==> flow/design.v <==
module factorial(clk,reset,start,xin,done,fact);
    parameter N=4;
    input clk,reset,start;
    input [N-1:0] xin;
    output reg done;
    output reg [15:0] fact;
    reg [15:0] N_q,N_d;
    reg [3:0] count_q,count_d;
    parameter [1:0] s0=2'b00,s1=2'b01,s2=2'b10,s3=2'b11;
    reg [1:0] nxt_st,pst_st;
always @(posedge clk or posedge reset)
    begin
    if (reset)
    begin
        pst_st <= s0;
        N_q<=0;
        count_q<=0;
    end
    else
    begin
        pst_st <= nxt_st;
        N_q<=N_d;
        count_q<=count_d;
    end
    end
always @(*)
    begin
    case(pst_st)
        s0: if(start==1'b1) nxt_st=s1;else nxt_st=s0;
        s1: nxt_st=s2;
        s2: if(count_d>0) nxt_st=s2;else nxt_st=s3;
        s3: if(start==1'b1) nxt_st=s3;else nxt_st=s0;
        default:nxt_st=s0;
    endcase
    end
always @(*)
    begin
    N_d=N_q;count_d=count_q;done=0;fact=0;
    case(pst_st)
        s1:begin N_d=xin;count_d= xin - 1;end
        s2: begin N_d=N_q * count_q;count_d = count_q - 1;end
        s3: begin done=1; fact=N_q;end
    endcase
    end
endmodule
# == Step by step through the tools: factorial ==
# Tool output for the design above, in the order of the flow.
# Lines are those of the file above, counted from 1.
# Operators carry their Yosys type and port widths (W data, S select, Z words).
# Cell names lack the library's common part.
# A cell with - has no value.
# inputs
top_module,factorial
clk_port,clk
library,sky130hd
pvt_corner,tt_025C_1v80

# == Elaborated design ==
# Source: Yosys, flattened and elaborated, memories not mapped. Widths are those after wreduce. Registers that Yosys merges into a memory's read port (data or address) are not register bits. Print and check cells do not count. Equal cells are merged and count once.
# op_classes
add_sub_neg,2
n_cmp,1
mux,8
equal,3
mul,1
n_reduce_logical,2
# ops
operator,n
$mul A16 B4 Y16,1
$pmux W16 S2,1
$mux W16,1
$sub A4 B1 Y4 const B,2
$pmux W4 S2,1
$pmux W2 S4,1
$eq A2 B2 Y1 const B,2
$gt A4 B1 Y1 const B,1
$mux W1,3
$eq A2 B1 Y1 const B,1
$logic_not A2 Y1,1
$reduce_bool A2 Y1,1
$mux W2,1
# bits
output_inout_bits,17
reg_bits,22
word_cells,20

# == Longest topological paths ==
# Depth = most cells in a row (Yosys ltp): at word level without a register or memory, in the mapped netlist without a sequential cell, where the memories' decode and read muxes count.
# logic_depth
ltp_word,5
abc_area,0
mapped_depth,14
ltp_nobuf,13

# == Synthesis result ==
# Source: synth_stat.txt of the flow (Yosys; design flattened, memories mapped). It holds for the ABC_AREA given above (unset counts as 0); a run with the other value may have another netlist.
# The area totals of this step are shown rounded.
# types
type,n,area_total_um2
dfrtp_1,23,575.552
fa_1,25,500.48
and2_1,51,319.056
ha_1,17,212.704
inv_1,54,202.694
nand2_1,38,142.637
xnor2_1,10,87.584
mux2i_1,7,70.067
o21ai_0,13,65.062
a21oi_1,11,55.053
a211oi_1,5,37.536
a21o_1,5,37.536
clkbuf_1,9,33.782
o22ai_1,5,31.28
nor2_1,8,30.029
dfstp_2,1,26.275
and3_1,4,25.024
nor2b_1,4,25.024
# Not listed: further types 29, cells in them 46.
# synth_totals
sequential_area_um2,602
n_buf,12
flip_flops,24
synth_area_um2,2810
cells,336

# == Worst setup path after synthesis ==
# Source: OpenSTA report_checks on the synthesized netlist (no wires, ideal clock, input and output delay 20% of the period each), path of least setup slack; recovery checks are left aside. Register names are those of the netlist, which keeps one name where synthesis merged equal registers.
# synth_timing
path_kind,reg2reg
from,register count_q[3]
to,register N_q[14]
slack_ns,2.365
delay_ns,3.516
setup_time_ns,0.120
required_ns,5.760
arrival_ns,3.396
path_stages,13
period_ns,5.88
n_path_buf,1
synth_period_reached_ns,3.515
# "delay_ns" = arrival - input delay + setup time.
# "path_stages" counts driving pins, that of a launching flip-flop among them; a cell with two outputs on the path counts twice.
# "synth_period_reached_ns" = period - worst setup slack (recovery checks aside). The figure is calculated, with input and output delays left at 20% of the set period.
# The rows between start and end are the longest chain of elaborated cells between them; the timing report does not say that the signal goes this way. Where chains are equally long, one stands for them.
# A line is the first line of the expression or statement that the cell stems from. Yosys adds cells for indexed reads and writes and turns some case tables into memories.
# synth_between
path_cell_list,dfrtp_1 -> clkbuf_1 -> and2_1 -> fa_1 -> inv_1 -> fa_1 -> inv_1 -> ha_1 -> a21o_1 -> a21o_1 -> a221o_1 -> or3_1 -> a31o_1
elab_chain_cells,2
cells_between,2
cone_lines,2
cone_classes,mul: 1; mux: 1
# synth_lines
item,line,text
from (decl),8,"reg [3:0] count_q,count_d;"
from (assign),17,count_q<=0;
from (assign),23,count_q<=count_d;
$mul A16 B4 Y16,41,s2: begin N_d=N_q * count_q;count_d = count_q - 1;end
$pmux W16 S2,39,case(pst_st)
to (assign),16,N_q<=0;
to (assign),22,N_q<=N_d;
to (decl),7,"reg [15:0] N_q,N_d;"

# == Timing after layout ==
# From the final timing report of job 1: the path of least setup slack in the routed layout; clock arrival at registers is part of the times.
# layout_timing
path_kind,reg2reg
from,register count_q[1]
to,register N_q[15]
setup_time_ns,0.08
path_stages,14
period_ns,4.12
required_ns,4.32
n_path_buf,1
arrival_ns,4.02
slack_ns,0.30
# The rows between start and end are the longest chain of elaborated cells between them; the timing report does not say that the signal goes this way. Where chains are equally long, one stands for them.
# layout_between
path_cell_list,dfrtp_1 -> buf_4 -> and2_1 -> fa_1 -> inv_1 -> fa_1 -> inv_1 -> ha_1 -> nand2_1 -> nor2_1 -> nand3_1 -> o31ai_1 -> xnor2_1 -> o21ai_0
elab_chain_cells,2
cells_between,2
cone_lines,2
cone_classes,mul: 1; mux: 1
# layout_lines
item,line,text
from (decl),8,"reg [3:0] count_q,count_d;"
from (assign),17,count_q<=0;
from (assign),23,count_q<=count_d;
$mul A16 B4 Y16,41,s2: begin N_d=N_q * count_q;count_d = count_q - 1;end
$pmux W16 S2,39,case(pst_st)
to (assign),16,N_q<=0;
to (assign),22,N_q<=N_d;
to (decl),7,"reg [15:0] N_q,N_d;"

# Measured results for factorial: 2 stored runs of the Yosys and OpenROAD flow on sky130hd. The settings differ; the order carries no meaning. The constraints put input and output delay at 20% of the set period each and load the outputs with 0.01 pF.
# "achieved_clock_period_ns" means the clock period less the worst setup slack. The figure is calculated, with input and output delays left at 20% of the set period.
# By "worst_path_ns" is meant the share of the clock period that the worst setup path is allowed (20% is reserved at inputs, 20% at outputs), minus its slack. Clock arrival times at its registers enter into it.
# The results are shown rounded.
# A setting shown as -- is not set for that run.
run,period_ns,CORE_UTILIZATION,PLACE_DENSITY_LB_ADDON,CORE_ASPECT_RATIO,CORE_MARGIN,CELL_PAD_IN_SITES_DETAIL_PLACEMENT,TNS_END_PERCENT,ABC_AREA,GPL_ROUTABILITY_DRIVEN,CTS_CLUSTER_SIZE,CTS_CLUSTER_DIAMETER,CAP_MARGIN,SLEW_MARGIN,SETUP_SLACK_MARGIN,PLACE_DENSITY,MIN_ROUTING_LAYER,worst_setup_slack_ns,final_hold_ws_ns,fin_tns_ns,achieved_clock_period_ns,fin_util_pct,worst_path_ns,critical_path_kind,final_stdcell_area_um2,final_die_area_um2,post_synth_area_um2
job 1,4.12,38,0.11,1.25,5,2,95,0,0,15,206,30,20,--,--,--,0.296,0.513,0.000,3.824,44.6,3.82,reg2reg,3260,9240,2810
job 2,5.42,31,--,--,2,--,--,--,1,20,--,20,20,1.48,0.53,met2,1.58,0.489,0.000,3.835,36.6,3.84,reg2reg,3210,9860,2810
